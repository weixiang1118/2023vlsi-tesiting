==> flow/design.v <==
`timescale 1ns/1ps
module SYNSRAM #(
	parameter ADDR_WIDTH=4,
	parameter DATA_WIDTH=2,
	parameter DATA_DEPTH=16
)(
	input clk,
	input cs,
	input we,
	input [DATA_WIDTH-1:0] DataIn,
	input [ADDR_WIDTH-1:0] Address,
	output reg [DATA_WIDTH-1:0] DataOut
);
reg [DATA_WIDTH-1:0] memory [DATA_DEPTH-1:0];  
	always @(posedge clk) 
	begin
		if (!cs) begin  
			if (we) 
			begin
				DataOut <= memory[Address];   
			end 
			else 
			begin
				memory[Address] <= DataIn;				 
			end
		end
	end
endmodule
module BIST(
	input clk,
	input reset,
	input [1:0] normal,
	input mode,
	output reg pass_or_fail,
	output reg test_done
);
	reg [3:0] addr;
	reg cs,we;
	reg [2:0] state;
	reg [1:0] datain;
	reg [1:0] test_patterns;
	wire [1:0] dataout;
	SYNSRAM #(.ADDR_WIDTH(4),
		.DATA_WIDTH(2),
		.DATA_DEPTH(16))
		sram(.clk(clk),.cs(cs),.we(we),.DataIn(datain),.Address(addr),.DataOut(dataout));
	parameter WRITE0=3'd0;
	parameter READ0=3'd1;
	parameter WRITE1=3'd2;
	parameter READ1=3'd3 ;
	parameter END=3'd4;
	parameter WAIT0=3'd5;
	always@(*)     
	begin
		case(mode)
			1'b0:begin
				datain=normal;
			end
			1'b1:begin
				datain=test_patterns;
			end
			default:begin
				datain=test_patterns;
			end
		endcase
	end
	always@(posedge clk)begin
		if(reset)begin
			test_patterns<=0;
			state<=WRITE0;
			addr<=0;
			cs<=0;
			we<=0;
			pass_or_fail<=1;
			test_done<=0;
		end
		else begin
			case(state)
				WRITE0:begin
					if(addr!=15)begin
						cs<=0;
						we<=0;
						addr<=addr+1;
						test_patterns<=2'b00;
						state<=WRITE0;
						pass_or_fail<=1;
						test_done<=0;
					end
					else begin
						cs<=0;
						test_patterns<=2'b00;
						addr<=0;
						we<=1;
						pass_or_fail<=1;
						test_done<=0;
						state<=WAIT0;	
					end
				end
				READ0:begin
					if(dataout!=2'b00)begin
						addr<=addr;
						cs<=0;
						pass_or_fail<=1'b0;
						test_done<=0;
						we<=1;
						test_patterns<=2'b11;
						state<=WRITE1;
					end
					else begin
						addr<=addr;
						cs<=0;
						pass_or_fail<=1'b1;
						test_done<=0;
						we<=1;
						test_patterns<=2'b11;
						state<=WRITE1;
					end
				end
				WRITE1:begin
					cs<=0;
					test_done<=0;
					addr<=addr+1;
					pass_or_fail<=1;
					test_patterns<=2'b11;
					state<=READ1;
					we<=1;
				end
				READ1:begin
					if(addr==0)begin
						if(dataout!=2'b11)begin
							addr<=0;
							we<=0;
							cs<=0;
							test_patterns<=2'b00;
							state<=END;
							pass_or_fail<=0;
							test_done<=1;
						end
						else begin
						cs<=0;
						addr<=0;
						we<=0;
						test_patterns<=2'b00;
						pass_or_fail<=1;
						test_done<=1;
						state<=END;
						end
					end
					else begin
						if(dataout!=2'b11)begin
							test_patterns<=2'b11;
							cs<=0;
							addr<=addr;
							test_done<=0;
							we<=0;
							state<=READ0;
							pass_or_fail<=0;
						end
						else begin
						cs<=0;
						we<=0;
						test_done<=0;
						addr<=addr;
						test_patterns<=2'b11;
						pass_or_fail<=1;
						state<=READ0;
						end
					end
				end
				END: begin
					we<=0;
					cs<=0;
					addr<=0;
					test_patterns<=0;
					state<=END;
					test_done<=1;
					pass_or_fail<=0;
				end
				WAIT0: begin  
					cs<=0;
					test_patterns<=2'b11;
					we<=0;
					addr<=addr;
					pass_or_fail<=1;
					test_done<=0;
					state<=READ0;
				end
				default : state<=END;		
			endcase
		end
	end
endmodule
# == Step by step through the tools: BIST ==
# Tool output for the design above, in the order of the flow.
# Lines are those of the file above, counted from 1.
# Operators carry their Yosys type and port widths (W data, S select, Z words).
# Cell names lack the library's common part.
# A cell with - has no value.
# setup
design,BIST
clock_port,clk
cell_library,sky130hd
pvt_corner,tt_025C_1v80

# == Word-level counts ==
# Source: Yosys, flattened and elaborated, memories not mapped. Widths are those after wreduce. Registers that Yosys merges into a memory's read port (data or address) are not register bits. Print and check cells do not count. Equal cells are merged and count once.
# Memory sizes are those after Yosys's memory passes, which may raise the word count (mostly to a power of two), join words into wider ones and drop unused or constant bits.
# op_classes
addsub,1
bitwise,1
n_reduce_logical,15
n_eq,8
mux,19
# ops
cell,n
$pmux W4 S4,1
$pmux W3 S5,1
$mux W4,3
$reduce_bool A3 Y1,3
$reduce_or A3 Y1,3
$reduce_bool A4 Y1,2
$eq A3 B2 Y1 const B,2
$eq A3 B3 Y1 const B,2
$pmux W2 S3,1
$pmux W1 S3,2
$mux W3,2
$mux W1,5
$ne A2 B2 Y1 const B,2
$reduce_or A2 Y1,2
$add A4 B1 Y4 const B,1
$ne A4 B4 Y1 const B,1
$logic_not A4 Y1,1
$reduce_or A4 Y1,1
$pmux W2 S2,1
$pmux W1 S4,1
$mux W2,2
$eq A3 B1 Y1 const B,1
$logic_not A3 Y1,1
$reduce_and A2 Y1,1
$reduce_bool A2 Y1,1
$not A1 Y1,1
# bits
register_bits,12
input_bits,5
ram_bits,32
mem_count,1
clocked_rd_ports_x_width,2
# mem_list
memory,size,word_bits,read_ports,wr,line_no,source
sram.memory,16,2,1,1,14,reg [DATA_WIDTH-1:0] memory [DATA_DEPTH-1:0];

# == Logic depth ==
# Depth = most cells in a row (Yosys ltp): at word level without a register or memory, in the mapped netlist without a sequential cell, where the memories' decode and read muxes count.
# depth
word_depth,3
abc_area,0
depth_mapped,7
mapped_depth_nobuf,6

# == Netlist ==
# The flow's flattened synthesis, as Yosys stat reports it; memories are mapped. The netlist is that of the ABC_AREA named above (0 if unset); the other value can give another one.
# Totals and module areas in this step are rounded.
# by_type
cell,n
edfxtp_1,34
dfxtp_1,14
mux4_1,5
and2_1,13
mux4_2,3
ha_1,5
nand3_1,9
nor2_1,10
and3_1,5
inv_1,7
a31oi_1,4
nand2b_1,4
clkbuf_1,6
a21oi_1,4
a221o_1,2
nor3_1,4
nor2b_1,3
a22o_1,2
# Other cell types: 17; their cells: 22.
# synth_totals
ffs,48
mapped_cells,156
synth_area_um2,2110
# The figures by module come from a second, unflattened synthesis with its own total; it is not the netlist above.
# unflattened
hier_cells,162
area_unflattened_um2,2120
# Rows give one instance, submodules left out.
# by_module
module,n_cells,mod_area_um2,n_inst,seq_area_um2
SYNSRAM,82,1430,1,1020
BIST,80,688,1,280

# == Timing after synthesis ==
# Source: OpenSTA report_checks on the synthesized netlist (no wires, ideal clock, input and output delay 20% of the period each), path of least setup slack; recovery checks are left aside. Register names are those of the netlist, which keeps one name where synthesis merged equal registers.
# synth_path
path_type,register -> register
start,register addr[1]
end,register addr[2]
slack_ns,-0.001
period_ns,1.79
t_first_pin_ns,0.000
required_time_ns,1.716
path_delay_ns,1.791
n_path_buf,1
arrival_time_ns,1.717
path_stages,8
setup_time_ns,0.074
period_less_setup_slack_ns,1.791
# "path_delay_ns" is the arrival time less input delay plus setup time.
# "path_stages" counts driving pins, that of a launching flip-flop among them; a cell with two outputs on the path counts twice.
# "period_less_setup_slack_ns" is the clock period less the worst setup slack; recovery checks do not enter. This is arithmetic on one report: input and output delays are still those of the set period (20% each).
# The rows between start and end are the longest chain of elaborated cells between them; the timing report does not say that the signal goes this way. Where chains are equally long, one stands for them.
# A line is the first line of the expression or statement that the cell stems from. Yosys adds cells for indexed reads and writes and turns some case tables into memories.
# A register here has more assigning lines than the two given.
# synth_between
path_cell_list,dfxtp_1 > clkbuf_1 > inv_1 > ha_1 > or3b_1 > a21oi_2 > nand4b_1 > a31oi_1
elab_chain_cells,3
cells_between,8
cone_classes,1 x add/sub; 2 x eq/ne; 3 x mux; 2 x reduce/logical
# synth_rtl
item,line_no,source
start: declaration,37,reg [3:0] addr;
start: assignment,83,addr<=addr+1;
start: assignment,101,addr<=addr;
$add A4 B1 Y4,83,
$mux W4,80,if(addr!=15)begin
$pmux W4 S4,78,case(state)
end: assignment,83,
end: assignment,101,
end: declaration,37,

# == Timing after layout ==
# Path of least setup slack in the final report of run 1 (OpenROAD, finished layout, wires in). Where an end is a register, its clock arrival counts in the times.
# layout_path
path_type,register -> register
start,register addr[0]
end,register sram.DataOut[0]
path_stages,5
n_path_buf,1
period_ns,1.17
t_first_pin_ns,0.30
setup_time_ns,0.24
arrival_time_ns,1.80
slack_ns,-0.57
required_time_ns,1.23
# A register here has more assigning lines than the two given.
# layout_between
path_cell_list,dfxtp_4 > buf_6 > mux4_2 > a22o_1 > a221o_1
# layout_rtl
item,line_no,source
start: declaration,37,reg [3:0] addr;
start: assignment,83,addr<=addr+1;
start: assignment,101,addr<=addr;
end: declaration,12,output reg [DATA_WIDTH-1:0] DataOut
# No chain of elaborated cells between the ends is given.

# Record of 2 stored runs of the RTL-to-layout flow on BIST, platform sky130hd. The runs are unordered. Constraints: input delay and output delay 20% of the set period each, output load 0.01 pF.
# By "period_reached_ns" is meant the clock period of the run minus its worst setup slack. This is arithmetic on one report: input and output delays are still those of the set period (20% each).
# Values from the reports are rounded here.
# A setting shown as n/a is not set for that run.
item,run 1,run 2
period_ns,1.17,3.14
CAP_MARGIN,20,20
CORE_MARGIN,2,2
CORE_UTILIZATION,40,41
SLEW_MARGIN,20,20
SETUP_SLACK_MARGIN,n/a,0.63
PLACE_DENSITY_LB_ADDON,n/a,0.25
CELL_PAD_IN_SITES_DETAIL_PLACEMENT,n/a,2
TNS_END_PERCENT,n/a,100
ABC_AREA,n/a,0
CTS_CLUSTER_SIZE,n/a,48
CTS_CLUSTER_DIAMETER,n/a,72
finalCellArea_um2,2950,2310
period_reached_ns,1.738,2.205
total_die_area_um2,5870,5740
fin_ws_ns,-0.568,0.935
holdWs_ns,0.531,0.520
ys_area_um2,2110,2110
